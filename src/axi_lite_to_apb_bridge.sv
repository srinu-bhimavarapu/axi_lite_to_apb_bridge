==> flow/design.v <==
`timescale 1ns / 1ps
module axi_lite_to_apb_bridge#(
parameter ADDR_WIDTH=32,
parameter DATA_WIDTH=32
)
(
input logic ACLK,
input logic ARESETn,
input logic[ADDR_WIDTH-1:0] AWADDR,
input logic AWVALID,
output logic AWREADY,
input logic[DATA_WIDTH-1:0] WDATA,
input logic WVALID,
output logic WREADY,
output logic[1:0] BRESP,
output logic BVALID,
input logic BREADY,
input logic[ADDR_WIDTH-1:0] ARADDR,
input logic ARVALID,
output logic ARREADY,
output logic[DATA_WIDTH-1:0] RDATA,
output logic [1:0] RRESP,
output logic RVALID,
input logic RREADY,
output logic[ADDR_WIDTH-1:0] PADDR,
output logic PSEL,
output logic PENABLE,
output logic PWRITE,
output logic[DATA_WIDTH-1:0] PWDATA,
input logic[DATA_WIDTH-1:0] PRDATA,
input logic PREADY,
input logic PSLVERR
);
typedef enum logic[2:0] {
IDLE,
APB_SETUP,
APB_ENABLE,
AXI_RESP
}state_t;
state_t state,next_state;
logic is_write ;
logic[ADDR_WIDTH-1:0] addr_reg;
logic[DATA_WIDTH-1:0] wdata_reg;
wire axi_write = AWVALID && WVALID;
wire axi_read = ARVALID;
always_ff@(posedge ACLK or negedge ARESETn)
begin
if(!ARESETn)
state<= IDLE;
else
state<=next_state;
end
always_comb 
begin
next_state =state;
case(state)
IDLE :
if(axi_write || axi_read)
next_state=APB_SETUP;
APB_SETUP :
    next_state = APB_ENABLE;
APB_ENABLE :
    if (PREADY)
        next_state = AXI_RESP;
AXI_RESP :
if(( is_write && BREADY) || (!is_write && RREADY))
next_state=IDLE;
 endcase
 end
always_ff@(posedge ACLK or negedge ARESETn)
 begin
 if(!ARESETn) 
 begin
 addr_reg<='0;
 wdata_reg<='0;
 is_write<=1'b0;
 end
 else 
 if(state==IDLE) 
 begin
 if(axi_write)
 begin
 addr_reg<=AWADDR;
 wdata_reg<=WDATA;
 is_write<=1'b1;
 end 
 else if(axi_read) 
 begin
 addr_reg <= ARADDR;
 is_write<=1'b0;
 end
 end
 end
 always_comb
 begin 
 PSEL =1'b0;
 PENABLE =1'b0;
 PADDR = addr_reg;
 PWRITE = is_write;
 PWDATA = wdata_reg;
 case(state) 
 APB_SETUP :
 begin
 PSEL=1'b1;
 PENABLE=1'b0;
 end
 APB_ENABLE: 
 begin
 PSEL =1'b1;
 PENABLE =1'b1;
 end
 endcase
 end
 always_comb
 begin
 AWREADY =1'b0;
 WREADY=1'b0;
 ARREADY=1'b0;
 BVALID=1'b0;
 RVALID=1'b0;
 BRESP = PSLVERR ? 2'b10 : 2'b00;  
RRESP = PSLVERR ? 2'b10 : 2'b00;
 RDATA=PRDATA;
case(state)
IDLE : 
begin
AWREADY =1'b1;
WREADY=1'b1;
ARREADY=1'b1;
end
AXI_RESP : 
begin
if(is_write)
BVALID=1'b1;
else
RVALID=1'b1;
end
endcase
end
endmodule
-- From RTL to reports: axi_lite_to_apb_bridge
Tool output for the design above, in the order of the flow.
Line numbers count from 1 in the design file above.
Cell names lack the library's common part.
Not given: --
- design top: axi_lite_to_apb_bridge
- clock port: ACLK
- library: sky130hd
- corner: tt_025C_1v80

-- Elaborated design
Source: Yosys, flattened and elaborated, memories not mapped. Widths are those after wreduce. Registers that Yosys merges into a memory's read port (data or address) are not register bits. Print and check cells do not count. Equal cells are merged and count once.
- input port bits: 137
- noted output and inout port bits: 108
- elaborated cells at 39
- noted register bits: 68
- equality and inequality tests at 6
- reductions and logical operators: 13
- multiplexer cells: 16
- operators with widths (kind ; count):
    two-way mux 32 bit ; 2
    case mux 3 bit (select 4 bit) ; 1
    two-way mux 3 bit ; 3
    two-way mux 1 bit ; 9
    != test 2 bit with constant B ; 3
    == test 3 x 2 -> 1 bit with constant B ; 2
    AND reduction 2 bit ; 2
    AND reduction 4 bit ; 1
    nonzero test 4 bit ; 1
    logical AND 1 bit ; 3
    == test 3 x 1 -> 1 bit with constant B ; 1
    zero test 3 bit ; 1
    logical OR 1 bit ; 2
    nonzero test 2 bit ; 1
    OR reduction 2 bit ; 1
    two-way mux 2 bit ; 1
    zero test 1 bit ; 1

-- Logic depth
Yosys ltp: most cells in a row. Word level: on the elaborated netlist, between registers, memories and ports. Mapped: between sequential cells and ports; inverters and the memories' decode and read muxes count.
- depth after elaboration at 5
- noted ABC_AREA: 0
- depth in mapped cells at 5
- noted mapped depth without buffers: 3

-- Netlist
Source: synth_stat.txt of the flow (Yosys; design flattened, memories mapped). It holds for the ABC_AREA given above (unset counts as 0); a run with the other value may have another netlist.
The area totals of this step are shown rounded.
- mapped area at 0.00349 mm²
- buffers at 48
- mapped cells: 230
- noted mapped flip-flops: 69
- sequential area at 0.00173 mm²
- cells by type (cell type ; count ; area in all (µm²)):
    dfrtp_1 ; 68 ; 1.7E+03
    mux2_4 ; 58 ; 870.835
    mux2_2 ; 39 ; 439.171
    buf_4 ; 38 ; 285.274
    buf_6 ; 6 ; 67.565
    dfstp_2 ; 1 ; 26.275
    buf_2 ; 4 ; 20.019
    inv_1 ; 3 ; 11.261
    o21ai_0 ; 2 ; 10.01
    a22o_1 ; 1 ; 8.758
    a21o_1 ; 1 ; 7.507
    nor2_1 ; 2 ; 7.507
    nand2_2 ; 1 ; 6.256
    nor2b_1 ; 1 ; 6.256
    or2_2 ; 1 ; 6.256
    a21oi_1 ; 1 ; 5.005
    nand3_1 ; 1 ; 5.005
    conb_1 ; 1 ; 3.754
    nand2_1 ; 1 ; 3.754

-- Worst setup path after synthesis
OpenSTA on the mapped netlist: ideal clock, no wires. The path of least setup slack (recovery checks aside). Input and output delay are each 20% of the period. Register names are those of the netlist, which keeps one name where synthesis merged equal registers.
- path kind: register to register
- start point: reg state
- end point: reg addr_reg[12]
- time at the first pin: 0.000 ns
- path buffers: 2
- required time: 1.275 ns
- path delay: 1.481 ns
- noted period: 1.4 ns
- library setup time at 0.125 ns
- arrival: 1.356 ns
- slack at -0.081 ns
- driving pins on the path at 5
- noted synthesis period reached: 1.481 ns
"path delay" = arrival - input delay + setup time.
"driving pins on the path" counts driving pins, that of a launching flip-flop among them; a cell with two outputs on the path counts twice.
"synthesis period reached" is the clock period less the worst setup slack; recovery checks do not enter. This is arithmetic on one report: input and output delays are still those of the set period (20% each).
Where an end lacks its bit number, it is one bit of the signal, or one of the new flip-flops if synthesis recoded a state register.
At most two assigning lines are given for a register; there are more.
- cells stage by stage: dfstp_2 nor2b_1 buf_2 buf_6 mux2_4
- RTL lines, path after synthesis (what ; RTL line ; text):
    start: declaration ; 40 ; state_t state,next_state;
    start: assignment ; 49 ; state<= IDLE;
    start: assignment ; 51 ; state<=next_state;
    end: assignment ; 74 ; addr_reg<='0;
    end: assignment ; 83 ; addr_reg<=AWADDR;
    end: declaration ; 42 ; logic[ADDR_WIDTH-1:0] addr_reg;
No chain of elaborated cells between the ends is given.

-- Worst path after layout
Path of least setup slack in the final report of flow run A (OpenROAD, finished layout, wires in). Where an end is a register, its clock arrival counts in the times.
- path kind: register to output
- start point: reg is_write
- end point: out BVALID
- arrival: 1.49 ns
- slack at 0.41 ns
- required time: 1.90 ns
- noted period: 2.38 ns
- time at the first pin: 0.32 ns
- driving pins on the path at 4
- output delay at 0.48 ns
- path buffers: 1
Between the ends stands the longest chain of elaborated cells between them, by number of cells; it is not shown to be the way that was timed. Of several equally long chains one is given.
Each line given opens the expression or statement behind the cell; cells for indexed reads and writes are added by Yosys, which also makes memories of some case tables.
At most two assigning lines are given for a register; there are more.
- cells stage by stage: dfrtp_1 inv_1 nor2_1 clkdlybuf4s50_1
- noted cells in the longest elaborated chain: 2
- elaborated cells between the ends (all ways) at 2
- RTL lines with such cells at 2
- classes of those cells: mux: 2
- RTL lines, path post-layout (what ; RTL line ; text):
    start: declaration ; 41 ; logic is_write ;
    start: assignment ; 76 ; is_write<=1'b0;
    start: assignment ; 85 ; is_write<=1'b1;
    two-way mux 1 bit ; 133 ; if(is_write)
    two-way mux 1 bit ; 124 ; case(state)
    end: declaration ; 16 ; output logic BVALID,

Settings and measured results of 2 stored flow runs for module axi_lite_to_apb_bridge (sky130hd), not sorted in any way. The constraints put input and output delay at 20% of the set period each and load the outputs with 0.01 pF.
"period reached": clock period set for the run, less the worst setup slack. It is reckoned from that one timing run; input and output delays stay at 20% of the period that was set.
"worst setup path time" is the time allowed to the run's worst setup path (the clock period less input and output delay, where it has them) less its slack. Clock arrival times count: a late capture clock shortens it, a late launch clock lengthens it.
"power" is the tool's figure for a default switching activity; nothing was simulated.
The results are shown rounded.

Flow run A

==> flow/run.sh <==
#!/bin/bash
# the make line also repeats the synthesis and layout settings of config.mk as NAME=value (left out here)
make -C /OpenROAD-flow-scripts/flow DESIGN_CONFIG=/design/flow/config.mk WORK_HOME=/design/flow/orfs CLKGATE_MAP_FILE= finish
==> flow/config.mk <==
export PLATFORM = sky130hd
export DESIGN_NAME = axi_lite_to_apb_bridge
export DESIGN_NICKNAME = axi_lite_to_apb_bridge
export VERILOG_FILES = /design/flow/design.v
export SDC_FILE = /design/flow/constraint.sdc
export NUM_CORES = 4
export LEC_CHECK = 0
export CAP_MARGIN = 20
export CELL_PAD_IN_SITES_DETAIL_PLACEMENT = 1
export CELL_PAD_IN_SITES_GLOBAL_PLACEMENT = 2
export CORE_MARGIN = 7
export CORE_UTILIZATION = 43
export CTS_CLUSTER_DIAMETER = 358
export MAX_ROUTING_LAYER = met5
export MIN_ROUTING_LAYER = met1
export SETUP_SLACK_MARGIN = 0.31
export SLEW_MARGIN = 5
export TNS_END_PERCENT = 45
==> flow/constraint.sdc <==
create_clock -name core_clock -period 2.38 [get_ports {ACLK}]
set_input_delay 0.4760 -clock core_clock [delete_from_list [all_inputs] [get_ports {ACLK}]]
set_output_delay 0.4760 -clock core_clock [all_outputs]
set_load 0.01 [all_outputs]

Measured in flow run A:
- synthesis area: 0.00349 mm²
- noted the period reached: 1.967 ns
- noted the utilization after layout: 67.7%
- worst setup slack after layout at 0.413 ns
- worst setup path time: 1.49 ns
- worst path kind: register to output
- noted the post-route setup TNS: 0.000 ns
- power at 5760 uW
- noted the standard-cell area after routing: 0.00529 mm²
- die outline area: 0.0108 mm²

Flow run B

==> flow/run.sh <==
#!/bin/bash
# the make line also repeats the synthesis and layout settings of config.mk as NAME=value (left out here)
make -C /OpenROAD-flow-scripts/flow DESIGN_CONFIG=/design/flow/config.mk WORK_HOME=/design/flow/orfs CLKGATE_MAP_FILE= finish
==> flow/config.mk <==
export PLATFORM = sky130hd
export DESIGN_NAME = axi_lite_to_apb_bridge
export DESIGN_NICKNAME = axi_lite_to_apb_bridge
export VERILOG_FILES = /design/flow/design.v
export SDC_FILE = /design/flow/constraint.sdc
export NUM_CORES = 4
export LEC_CHECK = 0
export ABC_AREA = 0
export CAP_MARGIN = 20
export CELL_PAD_IN_SITES_DETAIL_PLACEMENT = 1
export CELL_PAD_IN_SITES_GLOBAL_PLACEMENT = 2
export CORE_MARGIN = 2
export CORE_UTILIZATION = 48
export CTS_CLUSTER_DIAMETER = 176
export CTS_CLUSTER_SIZE = 13
export GPL_ROUTABILITY_DRIVEN = 0
export GPL_TIMING_DRIVEN = 0
export MIN_ROUTING_LAYER = met2
export PLACE_DENSITY_LB_ADDON = 0.04
export SLEW_MARGIN = 20
export TNS_END_PERCENT = 90
==> flow/constraint.sdc <==
create_clock -name core_clock -period 2.95 [get_ports {ACLK}]
set_input_delay 0.5900 -clock core_clock [delete_from_list [all_inputs] [get_ports {ACLK}]]
set_output_delay 0.5900 -clock core_clock [all_outputs]
set_load 0.01 [all_outputs]

Flow run B: did not finish, placement stopped with FLW-0024.
